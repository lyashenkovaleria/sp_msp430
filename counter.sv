==> flow/design.v <==
module counter(
input logic CLK,
input logic [15:0] DATA,
input logic JMPE,
input logic [15:0] JMP_ADDR,
output logic [15:0] PC,
output logic PC_ENA
);
reg [3:0] code;
reg as_0, ad;
reg rd_comm;
reg [15:0]pc_next;
reg [15:0]pc_comm;
reg [15:0]pc_data;
reg rd_op2;
initial
    begin
	 pc_next = 16'h0002;
	 PC_ENA = 1'b0;
	 rd_comm = 1'b1;
	 end
always @(posedge CLK) 
    begin
	 if(JMPE) pc_next <= JMP_ADDR;
	 else pc_next <= pc_next + 2;
	 PC <= pc_next;
	 PC_ENA <= 1'b1;
    end
endmodule
## Reports on counter

Tool output for the design above, in the order of the flow.
Lines are those of the file above, counted from 1.
Library cell names are shortened.
A cell with -- has no value.

| inputs | value |
|---|---|
| design top | counter |
| clock port | CLK |
| cell library | sky130hd |
| library corner | tt_025C_1v80 |

## Word level

Yosys after proc, flatten, opt, wreduce and memory -nomap, before mapping. Enables and synchronous resets that opt folds into registers are not counted as muxes. Memory bits, and registers merged into a memory's read port (data or address), are not among the register bits. Print and check cells are not counted. Equal cells are merged and count once.

| word-level totals | value |
|---|---|
| flip-flop bits (word level) | 33 |
| input port bits | 34 |
| output and inout bits | 17 |
| elaborated cells | 5 |

| cells by class | value |
|---|---|
| add/subtract/negate cells | 1 |
| muxes and demuxes | 1 |

Operators with widths:

| cell | number |
|---|---|
| 16-bit by 2-bit adder with 16-bit output with constant B | 1 |
| 16-bit 2-to-1 mux | 1 |

## Longest topological paths

Longest topological path by Yosys (ltp), each cell counted once; first at word level (registers and memories cut), then after technology mapping (sequential cells cut; the memories' decode and read muxes count).

| logic depth | value |
|---|---|
| depth after elaboration | 2 |
| ABC_AREA | 0 |
| gate-level depth with buffers | 5 |
| depth with buffers taken out | 5 |

## Netlist

Yosys stat after the flow's synthesis: flattened, memories mapped to cells. It holds for the ABC_AREA given above (unset counts as 0); a run with the other value may have another netlist.

Cells by type:

| cell | number | total area (µm²) |
|---|---|---|
| dfxtp_1 | 32 | 640.614 |
| xnor2_1 | 11 | 96.342 |
| nand2_1 | 16 | 60.058 |
| o21ai_0 | 10 | 50.048 |
| edfxtp_1 | 1 | 30.029 |
| nor4_2 | 2 | 25.024 |
| mux2_2 | 2 | 22.522 |
| nand4_4 | 1 | 21.27 |
| nor3_1 | 4 | 20.019 |
| xor2_1 | 2 | 17.517 |
| nand3_1 | 3 | 15.014 |
| nor2_1 | 4 | 15.014 |
| o21ai_1 | 3 | 15.014 |
| ha_1 | 1 | 12.512 |
| nand4_1 | 2 | 12.512 |
| nand4_2 | 1 | 12.512 |
| clkbuf_1 | 3 | 11.261 |
| nand3_2 | 1 | 10.01 |

Not listed: further types 3, cells in them 4.

| mapped netlist | value |
|---|---|
| standard cells after synthesis | 103 |
| chip area (Yosys) | 1,104.8 µm² |
| sequential part of the area | 670.6 µm² |
| mapped flip-flops | 33 |
| buffer cells | 3 |

## Worst setup path after synthesis

Path of least setup slack by OpenSTA after synthesis, without wires, with an ideal clock, recovery checks aside; 20% of the period is set as input and as output delay. Where synthesis merged equal registers, the netlist keeps one of their names.

| path post-synthesis | value |
|---|---|
| kind | register to register |
| start | register pc_next[1] |
| end | register pc_next[15] |
| period | 2.07 ns |
| setup time | 0.121 ns |
| launch time at the first pin | 0.000 ns |
| arrival time | 1.336 ns |
| data required time | 1.949 ns |
| path slack | 0.613 ns |
| path delay | 1.457 ns |
| stages on the path | 6 |
| path buffers | 0 |
| period reached after synthesis | 1.457 ns |

"path delay" is the arrival time less input delay plus setup time.
"stages on the path": output pins that drive a net of the path, with the launching flip-flop's if there is one; two outputs of one cell count as two.
"period reached after synthesis" = period - worst setup slack (recovery checks aside). The figure is calculated, with input and output delays left at 20% of the set period.
The rows between start and end are the longest chain of elaborated cells between them; the timing report does not say that the signal goes this way. Where chains are equally long, one stands for them.
Each line given opens the expression or statement behind the cell; cells for indexed reads and writes are added by Yosys, which also makes memories of some case tables.

| between the ends, post-synthesis | value |
|---|---|
| path through | dfxtp_1 ha_1 nand3_2 nor4_2 xor2_1 mux2_2 |
| length of the longest elaborated chain | 2 |
| elaborated cells between the ends (all ways) | 2 |
| source lines of those cells | 2 |
| those cells by class | add/sub (1); mux (1) |

RTL lines, path post-synthesis:

| item | RTL line | text |
|---|---|---|
| from (decl) | 12 | `reg [15:0]pc_next;` |
| from (assign) | 24 | `if(JMPE) pc_next <= JMP_ADDR;` |
| from (assign) | 25 | `else pc_next <= pc_next + 2;` |
| 16-bit by 2-bit adder with 16-bit output | 25 |  |
| 16-bit 2-to-1 mux | 24 |  |
| to (assign) | 24 |  |
| to (assign) | 25 |  |
| to (decl) | 12 |  |

## Path in the finished layout

Path of least setup slack in the final report of flow run 1 (OpenROAD, finished layout, wires in). Where an end is a register, its clock arrival counts in the times.

| path post-layout | value |
|---|---|
| kind | register to register |
| start | register pc_next[1] |
| end | register pc_next[15] |
| period | 1.49 ns |
| setup time | 0.10 ns |
| launch time at the first pin | 0.33 ns |
| arrival time | 1.56 ns |
| data required time | 1.72 ns |
| path slack | 0.16 ns |
| stages on the path | 6 |
| path buffers | 0 |

The rows between start and end are the longest chain of elaborated cells between them; the timing report does not say that the signal goes this way. Where chains are equally long, one stands for them.

| between the ends, post-layout | value |
|---|---|
| path through | dfxtp_2 ha_4 nand3_4 nor4_4 xor2_1 mux2_2 |
| length of the longest elaborated chain | 2 |
| elaborated cells between the ends (all ways) | 2 |
| source lines of those cells | 2 |
| those cells by class | add/sub (1); mux (1) |

RTL lines, path post-layout:

| item | RTL line | text |
|---|---|---|
| from (decl) | 12 | `reg [15:0]pc_next;` |
| from (assign) | 24 | `if(JMPE) pc_next <= JMP_ADDR;` |
| from (assign) | 25 | `else pc_next <= pc_next + 2;` |
| 16-bit by 2-bit adder with 16-bit output | 25 |  |
| 16-bit 2-to-1 mux | 24 |  |
| to (assign) | 24 |  |
| to (assign) | 25 |  |
| to (decl) | 12 |  |

## Implementation results

Record of 2 stored runs of the RTL-to-layout flow on counter, platform sky130hd. The runs are unordered. Constraints: input delay and output delay 20% of the set period each, output load 0.01 pF.
Settings: -- = not set for that run.
A result given as -- is not shown for that run.

| run name | period_ns | SETUP_SLACK_MARGIN | CAP_MARGIN | CORE_MARGIN | CORE_UTILIZATION | SLEW_MARGIN | PLACE_DENSITY | CELL_PAD_IN_SITES_GLOBAL_PLACEMENT | CELL_PAD_IN_SITES_DETAIL_PLACEMENT | TNS_END_PERCENT | ABC_AREA | CTS_CLUSTER_SIZE | mapped cell area after synthesis (µm²) | die size (µm²) | post-route utilization | setup slack of the critical path (ns) | total negative slack (ns) | post-route worst hold slack (ns) |
|---|---|---|---|---|---|---|---|---|---|---|---|---|---|---|---|---|---|---|
| flow run 1 | 1.49 | 0.1 | 20 | 2 | 40 | 20 | -- | -- | -- | -- | -- | -- | 1,104.8 | 3,198.5 | 0.62 | 0.162 | 0.000 | 0.350 |
| flow run 2 | 2.22 | -0.17 | 20 | 7 | 47 | 5 | 0.76 | 0 | 2 | 10 | 0 | 41 | -- | -- | -- | -- | -- | -- |

Flow run 2: stopped before the end: placement reported DPL-0033
